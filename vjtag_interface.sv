==> flow/design.v <==
module vjtag_interface #(parameter int DW = 8) (
    input  wire        tck,
    input  wire        tdi,
    input  wire        aclr,
    input  wire [1:0]  ir_in,       
    input  wire        v_cdr,       
    input  wire        v_sdr,       
    input  wire        udr,         
    output logic [(DW-1):0] data_out,    
    input  wire  [(DW-1):0] data_in,     
    output logic       tdo,
    output logic [(DW-1):0] debug_dr2,     
    output logic [(DW-1):0] debug_dr1      
);
typedef enum logic [1:0] {
    BYPASS  = 2'b00,
    WRITE   = 2'b01,
    READ    = 2'b10
} jtag_ir_state_t;
jtag_ir_state_t ir_state;
logic             DR0_bypass_reg;  
logic [(DW-1):0]  DR1;             
logic [(DW-1):0]  DR2;             
always_ff @(posedge tck or negedge aclr) begin
    if (~aclr) begin
        DR0_bypass_reg <= 1'b0;
    end 
    else begin
        if (v_cdr && (ir_state == BYPASS)) begin
            DR0_bypass_reg <= 1'b0;  
        end 
        else begin 
            if (v_sdr && (ir_state == BYPASS)) begin
                DR0_bypass_reg <= tdi;   
            end
        end
    end
end
always_ff @(posedge tck or negedge aclr) begin
    if (~aclr) begin
        DR1 <= '0;
    end 
    else begin
        if (v_sdr && (ir_state == WRITE)) begin
            DR1 <= {tdi, DR1[(DW-1):1]};  
        end
    end
end
always_ff @(posedge tck or negedge aclr) begin
    if (~aclr) begin
        DR2 <= '0;
    end else begin
        if (ir_state == READ) begin
            if (v_cdr) begin
                DR2 <= data_in;
            end
            else begin
                if (v_sdr) begin
                    DR2 <= {tdi, DR2[(DW-1):1]};  
                end
            end
        end
    end
end
always_ff @(posedge tck) begin
    if (udr && (ir_state == WRITE)) begin  
        data_out <= DR1;
    end
end
always_comb begin
    case (ir_state)
        WRITE:   tdo = DR1[0];          
        READ:    tdo = DR2[0];          
        BYPASS:  tdo = DR0_bypass_reg;  
        default: tdo = DR0_bypass_reg;  
    endcase
end
assign debug_dr2 = DR2;
assign debug_dr1 = DR1;
assign ir_state = jtag_ir_state_t'(ir_in);  
endmodule
# == Tool chain data of vjtag_interface ==
# What the tools print for vjtag_interface, step after step.
# Line numbers count from 1 in the design file above.
# A cell with n/a has no value.
# setup
top_module,vjtag_interface
clock,tck
cell_library,sky130hd
pvt_corner,tt_025C_1v80

# == Elaborated design ==
# Source: Yosys, flattened and elaborated, memories not mapped. Widths are those after wreduce. Registers that Yosys merges into a memory's read port (data or address) are not register bits. Print and check cells do not count. Equal cells are merged and count once.
# bits
inputBits,16
register_bits,25
wordCells,19
# op_classes
reduce_and_logical,8
n_eq,2
n_mux,5
# ops
operator,n
two-way mux 8 bit,2
logical AND 1 bit,4
nonzero test 2 bit,2
== test 2 x 1 -> 1 bit with constant B,1
== test 2 bit with constant B,1
zero test 2 bit,1
AND reduction 2 bit,1
case mux 1 bit (select 2 bit),1
two-way mux 1 bit,2

# == Depth ==
# Depth = most cells in a row (Yosys ltp): at word level without a register or memory, in the mapped netlist without a sequential cell, where the memories' decode and read muxes count.
# logic_depth
ltp_word,4
abc_area,1
mapped_depth,6
depth_no_buf,6

# == After synthesis ==
# The flow's flattened synthesis, as Yosys stat reports it; memories are mapped. The netlist is that of the ABC_AREA named above (0 if unset); the other value can give another one.
# Totals and module areas in this step are rounded.
# by_type
type,n
sky130_fd_sc_hd__dfrtp_1,17
sky130_fd_sc_hd__edfxtp_1,8
sky130_fd_sc_hd__nand2_1,62
sky130_fd_sc_hd__ha_1,3
sky130_fd_sc_hd__o21ai_2,4
sky130_fd_sc_hd__inv_1,8
sky130_fd_sc_hd__a21oi_2,3
sky130_fd_sc_hd__nor2_1,4
sky130_fd_sc_hd__buf_6,1
sky130_fd_sc_hd__nor2_4,1
sky130_fd_sc_hd__nand3_1,2
sky130_fd_sc_hd__o21ai_0,2
sky130_fd_sc_hd__buf_4,1
sky130_fd_sc_hd__nand2_2,1
sky130_fd_sc_hd__nand4_1,1
sky130_fd_sc_hd__inv_2,1
# synth_totals
buffers,2
sequential_area_mm2,0.00067
ffs,25
mapped_area_mm2,0.0011
stdcells,119

# == Path before layout ==
# Source: OpenSTA report_checks on the synthesized netlist (no wires, ideal clock, input and output delay 20% of the period each), path of least setup slack; recovery checks are left aside. Register names are those of the netlist, which keeps one name where synthesis merged equal registers.
# synth_path
kind,input to output
startpoint,in ir_in[0]
endpoint,out tdo
launch_ns,0.264
path_delay_ns,0.608
path_slack_ns,0.184
arrival_ns,0.872
input_delay_ns,0.264
period_ns,1.32
stages,3
period_less_setup_slack_ns,1.136
# "path_delay_ns" = arrival - input delay + setup time.
# A path that ends at an output port has no setup time.
# "stages" counts driving pins, that of a launching flip-flop among them; a cell with two outputs on the path counts twice.
# "period_less_setup_slack_ns" = period - worst setup slack (recovery checks aside). The figure is calculated, with input and output delays left at 20% of the set period.
# Between the ends stands the longest chain of elaborated cells between them, by number of cells; it is not shown to be the way that was timed. Of several equally long chains one is given.
# Each line given opens the expression or statement behind the cell; cells for indexed reads and writes are added by Yosys, which also makes memories of some case tables.
# synth_between
path_cell_list,sky130_fd_sc_hd__inv_1 sky130_fd_sc_hd__ha_1 sky130_fd_sc_hd__o21ai_0
elab_chain_len,2
cells_between,3
cone_classes,2 x eq/ne; 1 x mux
# synth_lines
item,line,rtl
"start, declared",5,"input  wire [1:0]  ir_in,"
== test 2 bit,71,case (ir_state)
case mux 1 bit (select 2 bit),71,
"end, declared",11,"output logic       tdo,"

# == Path in the finished layout ==
# From the final timing report of record 1: the path of least setup slack in the routed layout; clock arrival at registers is part of the times.
# layout_path
kind,input to output
startpoint,in ir_in[0]
endpoint,out tdo
arrival_ns,1.25
path_slack_ns,0.20
stages,8
launch_ns,0.36
period_ns,1.81
input_delay_ns,0.36
# Between the ends stands the longest chain of elaborated cells between them, by number of cells; it is not shown to be the way that was timed. Of several equally long chains one is given.
# layout_between
path_cell_list,sky130_fd_sc_hd__clkdlybuf4s15_2 sky130_fd_sc_hd__inv_4 sky130_fd_sc_hd__ha_4 sky130_fd_sc_hd__nand2_1 sky130_fd_sc_hd__nand2_1 sky130_fd_sc_hd__nand2_1 sky130_fd_sc_hd__o21ai_1 sky130_fd_sc_hd__buf_2
elab_chain_len,2
cells_between,3
cone_classes,2 x eq/ne; 1 x mux
# layout_lines
item,line,rtl
"start, declared",5,"input  wire [1:0]  ir_in,"
== test 2 bit,71,case (ir_state)
case mux 1 bit (select 2 bit),71,
"end, declared",11,"output logic       tdo,"

# Measured results for vjtag_interface: 2 stored runs of the Yosys and OpenROAD flow on sky130hd. The settings differ; the order carries no meaning. The constraints put input and output delay at 20% of the set period each and load the outputs with 0.01 pF.
# "period_reached_ns": clock period set for the run, less the worst setup slack. It is reckoned from that one timing run; input and output delays stay at 20% of the period that was set.
# By "power_total_uw" is meant OpenSTA's value without simulated activity: inputs other than the clock are taken to toggle once in ten clock periods, and the tool carries that through the logic.
# Results are given in rounded form.
# Settings: - = not set for that run.
run name,period_ns,CORE_UTILIZATION,SETUP_SLACK_MARGIN,PLACE_DENSITY,HOLD_SLACK_MARGIN,ABC_AREA,GPL_TIMING_DRIVEN,CAP_MARGIN,SLEW_MARGIN,MIN_ROUTING_LAYER,CORE_MARGIN,PLACE_DENSITY_LB_ADDON,TNS_END_PERCENT,CTS_CLUSTER_SIZE,CTS_CLUSTER_DIAMETER,period_reached_ns,synthArea_mm2,fin_util_pct,power_total_uw,total_die_area_mm2,final_cell_area_mm2,setupTns_ns,timing.setup.ws_ns
record 1,1.81,37,0.29,0.77,0.15,1,0,0,40,met2,2,-,-,-,-,1.610,0.0011,61,1500,0.0034,0.0017,0.000,0.20
record 2,1.98,51,-0.14,-,-,-,-,20,20,-,2,0.01,80,100,111,1.984,0.0011,79,1500,0.0026,0.0016,-0.004,-0.004
